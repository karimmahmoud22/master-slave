==> flow/design.v <==
`timescale 1ns / 1ps
module SPI_Transmitter22 #(
    parameter SPI_DATALENGTH = 4'd8  
)
(
    input clk,
    input rst,
    output reg sendComplete,
    output MISO,
    output reg SCLK,
    output reg CS,
    input MOSI,
    input [7:0] sendData,
    output reg [7:0] recvData
);
    reg [7:0] sendData_reg;
reg [7:0] recvData_reg;   
    reg[4:0] counter;
    reg[1:0] state;
    localparam DEFSTATE   = 2'b00;
    localparam CLKUP      = 2'b01;
    localparam CLKDOWN    = 2'b10;
    localparam DATACHANGE = 2'b11;
    assign MISO = sendData[7];
    assign MOSI = recvData_reg[7];  
    reg[7:0] recvData_tmp;
    reg[7:0] sentData_tmp;         
    always @(posedge clk or negedge rst)begin
        if(rst == 1'b0)begin
            sendComplete <= 1'b0;
            recvData <= 8'b0000_0000;
            recvData_tmp <= 8'b0000_0000;
            SCLK     <= 1'b0;
            CS       <= 1'b1;
            counter  <= 4'b0000;
            sendData_reg <= sendData;  
            state <= DEFSTATE;
        end else begin
            case (state)
                DEFSTATE : begin
                    sendComplete <= 1'b0;
                    SCLK  <= 1'b0;
                    CS    <= 1'b0;
                    state <= CLKUP;
                    recvData_reg <= recvData;
		    sendData_reg <= sendData;
                    recvData_tmp <= recvData;
                    sentData_tmp <= sendData;
                end
                CLKUP : begin
                    sendComplete <= 1'b0;
                    SCLK  <= 1'b1;
                    CS    <= 1'b0;
                    state <= CLKDOWN;
                    recvData <= recvData;          
                    recvData_tmp <= recvData_tmp;
                    sentData_tmp <= sentData_tmp;  
                end
                CLKDOWN : begin
                    sendComplete <= 1'b0;
                    SCLK  <= 1'b0;
                    CS    <= 1'b0;
                    state <= DATACHANGE;
                    recvData_tmp <= {recvData_tmp[6:0],MISO};
		    sentData_tmp <= {sentData_tmp[6:0],MOSI};
                    recvData <= recvData;
                end
                DATACHANGE : begin
                    SCLK <= SCLK;
                    recvData_tmp <= recvData_tmp;
		    sentData_tmp <= sentData_tmp;
                    if (counter == SPI_DATALENGTH - 4'b0001)begin
                        sendComplete <= 1'b1;
                        CS           <= 1'b1;
                        state        <= DATACHANGE;
                        counter      <= counter;
                        recvData     <= recvData_tmp;
                    end else begin
                        sendComplete <= 1'b0;
                        sendData_reg <= sentData_tmp;
                        recvData_reg <= recvData_tmp;
                        state        <= CLKUP;
                        counter      <= counter + 4'b0001;
                        recvData     <= recvData;
                    end
                end
                default :
                    SCLK <= 1'b0;
            endcase
        end
    end
endmodule
## Step by step through the tools: SPI_Transmitter22

Tool output for the design above, in the order of the flow.
Lines are those of the file above, counted from 1.
Library cell names are shortened.
The mark -- stands for no value.

| design | value |
|---|---|
| design top | SPI_Transmitter22 |
| clock | clk |
| library | sky130hd |
| corner | tt_025C_1v80 |

## Elaborated design

Source: Yosys, flattened and elaborated, memories not mapped. Widths are those after wreduce. Registers that Yosys merges into a memory's read port (data or address) are not register bits. Print and check cells do not count. Equal cells are merged and count once.

| word-level totals | value |
|---|---|
| register bits after elaboration | 26 |
| word-level cells | 30 |
| output and inout bits | 12 |
| bits of input ports | 11 |

| operators by class | value |
|---|---|
| mux-type cells | 8 |
| $add $sub $neg | 1 |
| reduce/logical cells | 8 |
| eq/ne operators | 5 |
| bitwise gates (word level) | 1 |

Operators by type and width:

| kind | count |
|---|---|
| parallel mux 8 bit (select 2 bit) | 1 |
| parallel mux 2 bit (select 4 bit) | 1 |
| AND reduction 2 bit | 3 |
| parallel mux 1 bit (select 2 bit) | 3 |
| adder 5 x 1 -> 5 bit (second input constant) | 1 |
| equality test 5 x 3 -> 1 bit (second input constant) | 1 |
| equality test 2 bit (second input constant) | 2 |
| OR reduction 2 bit | 2 |
| OR reduction 3 bit | 1 |
| equality test 2 x 1 -> 1 bit (second input constant) | 1 |
| != test 2 bit (second input constant) | 1 |
| logical NOT 2 bit | 1 |
| nonzero test 2 bit | 1 |
| 2-to-1 mux 2 bit | 1 |
| 2-to-1 mux 1 bit | 2 |
| NOT 1 bit | 1 |

## Longest topological paths

Depth = most cells in a row (Yosys ltp): at word level without a register or memory, in the mapped netlist without a sequential cell, where the memories' decode and read muxes count.

| depth | value |
|---|---|
| depth in word-level cells | 4 |
| ABC_AREA | 0 |
| mapped depth | 6 |
| depth with buffers taken out | 4 |

## After synthesis

Yosys stat after the flow's synthesis: flattened, memories mapped to cells. It holds for the ABC_AREA given above (unset counts as 0); a run with the other value may have another netlist.

Cell types:

| type | count | total area (µm²) |
|---|---|---|
| dfrtp_1 | 26 | 650.624 |
| mux2_4 | 7 | 105.101 |
| mux2i_1 | 8 | 80.077 |
| dfstp_2 | 2 | 52.55 |
| o21ai_0 | 9 | 45.043 |
| nand2_1 | 11 | 41.29 |
| buf_6 | 2 | 22.522 |
| mux2_2 | 2 | 22.522 |
| xnor2_1 | 2 | 17.517 |
| ha_1 | 1 | 12.512 |
| nand2b_1 | 2 | 12.512 |
| nand4_1 | 2 | 12.512 |
| nor3b_2 | 1 | 12.512 |
| a21bo_2 | 1 | 10.01 |
| buf_2 | 2 | 10.01 |
| nand3_2 | 1 | 10.01 |
| nor3_1 | 2 | 10.01 |
| o21ba_2 | 1 | 10.01 |

Not listed: further types 9, cells in them 9.

| synthesis totals | value |
|---|---|
| synthesis area | 1188.6 µm² |
| standard cells after synthesis | 91 |
| flip-flops | 28 |

## Path before layout

OpenSTA on the mapped netlist: ideal clock, no wires. The path of least setup slack (recovery checks aside). Input and output delay are each 20% of the period. Register names are those of the netlist, which keeps one name where synthesis merged equal registers.

| path post-synthesis | value |
|---|---|
| path type | reg-to-reg |
| from | reg counter[0] |
| to | reg recvData[1] |
| stages | 6 |
| path delay | 1.446 ns |
| path slack | 0.104 ns |
| library setup time | 0.125 ns |
| period | 1.55 ns |
| data arrival time | 1.321 ns |
| launch time at the first pin | 0.000 ns |
| synthesis period reached | 1.446 ns |

"path delay" = arrival - input delay + setup time.
"stages": output pins that drive a net of the path, with the launching flip-flop's if there is one; two outputs of one cell count as two.
"synthesis period reached" is the clock period less the worst setup slack; recovery checks do not enter. This is arithmetic on one report: input and output delays are still those of the set period (20% each).
The rows between start and end are the longest chain of elaborated cells between them; the timing report does not say that the signal goes this way. Where chains are equally long, one stands for them.
Each line given opens the expression or statement behind the cell; cells for indexed reads and writes are added by Yosys, which also makes memories of some case tables.
A register here has more assigning lines than the two given.

| on the way, post-synthesis | value |
|---|---|
| cells stage by stage | dfrtp_1 -> ha_1 -> nor3b_2 -> nand3_2 -> buf_6 -> mux2_4 |
| length of the longest elaborated chain | 2 |
| elaborated cells on any way between the ends | 2 |
| classes of those cells | 1 x eq/ne; 1 x reduce/logical |

Ends and longest elaborated chain, post-synthesis:

| element | line | RTL |
|---|---|---|
| start, declared | 18 | `reg[4:0] counter;` |
| start, assigned | 76 | `counter      <= counter;` |
| start, assigned | 83 | `counter      <= counter + 4'b0001;` |
| equality test 5 x 3 -> 1 bit | 72 | `if (counter == SPI_DATALENGTH - 4'b0001)begin` |
| AND reduction 2 bit | -- |  |
| end, assigned | 66 | `recvData <= recvData;` |
| end, assigned | 77 | `recvData     <= recvData_tmp;` |
| end, declared | 14 | `output reg [7:0] recvData` |

Wiki page: SPI_Transmitter22 / flow data

SPI_Transmitter22 on sky130hd: 2 stored runs with different settings, listed in no order. Input and output delays are each 20% of the period that was set; the output load is 0.01 pF.

#### Flow run A

| setting | value |
|---|---|
| period_ns | `0.984` |
| CORE_UTILIZATION | `51` |
| SETUP_SLACK_MARGIN | `-0.03` |
| PLACE_DENSITY | `0.69` |
| CORE_ASPECT_RATIO | `1.7` |
| CORE_MARGIN | `2` |
| CELL_PAD_IN_SITES_GLOBAL_PLACEMENT | `3` |
| CELL_PAD_IN_SITES_DETAIL_PLACEMENT | `0` |
| GPL_TIMING_DRIVEN | `1` |
| CTS_CLUSTER_DIAMETER | `124` |
| CAP_MARGIN | `20` |
| SLEW_MARGIN | `20` |

Not finished: placement ended with error GPL-0301.

#### Flow run B

| setting | value |
|---|---|
| period_ns | `1.03` |
| CORE_UTILIZATION | `70` |
| PLACE_DENSITY_LB_ADDON | `0.1` |
| CORE_ASPECT_RATIO | `0.53` |
| CELL_PAD_IN_SITES_GLOBAL_PLACEMENT | `0` |
| ABC_AREA | `0` |
| GPL_ROUTABILITY_DRIVEN | `1` |
| CTS_CLUSTER_SIZE | `43` |
| SLEW_MARGIN | `20` |
| MIN_ROUTING_LAYER | `met2` |
| MAX_ROUTING_LAYER | `met5` |
| CAP_MARGIN | `20` |
| CORE_MARGIN | `2` |

Not finished: floorplanning ended with error PDN-0185.
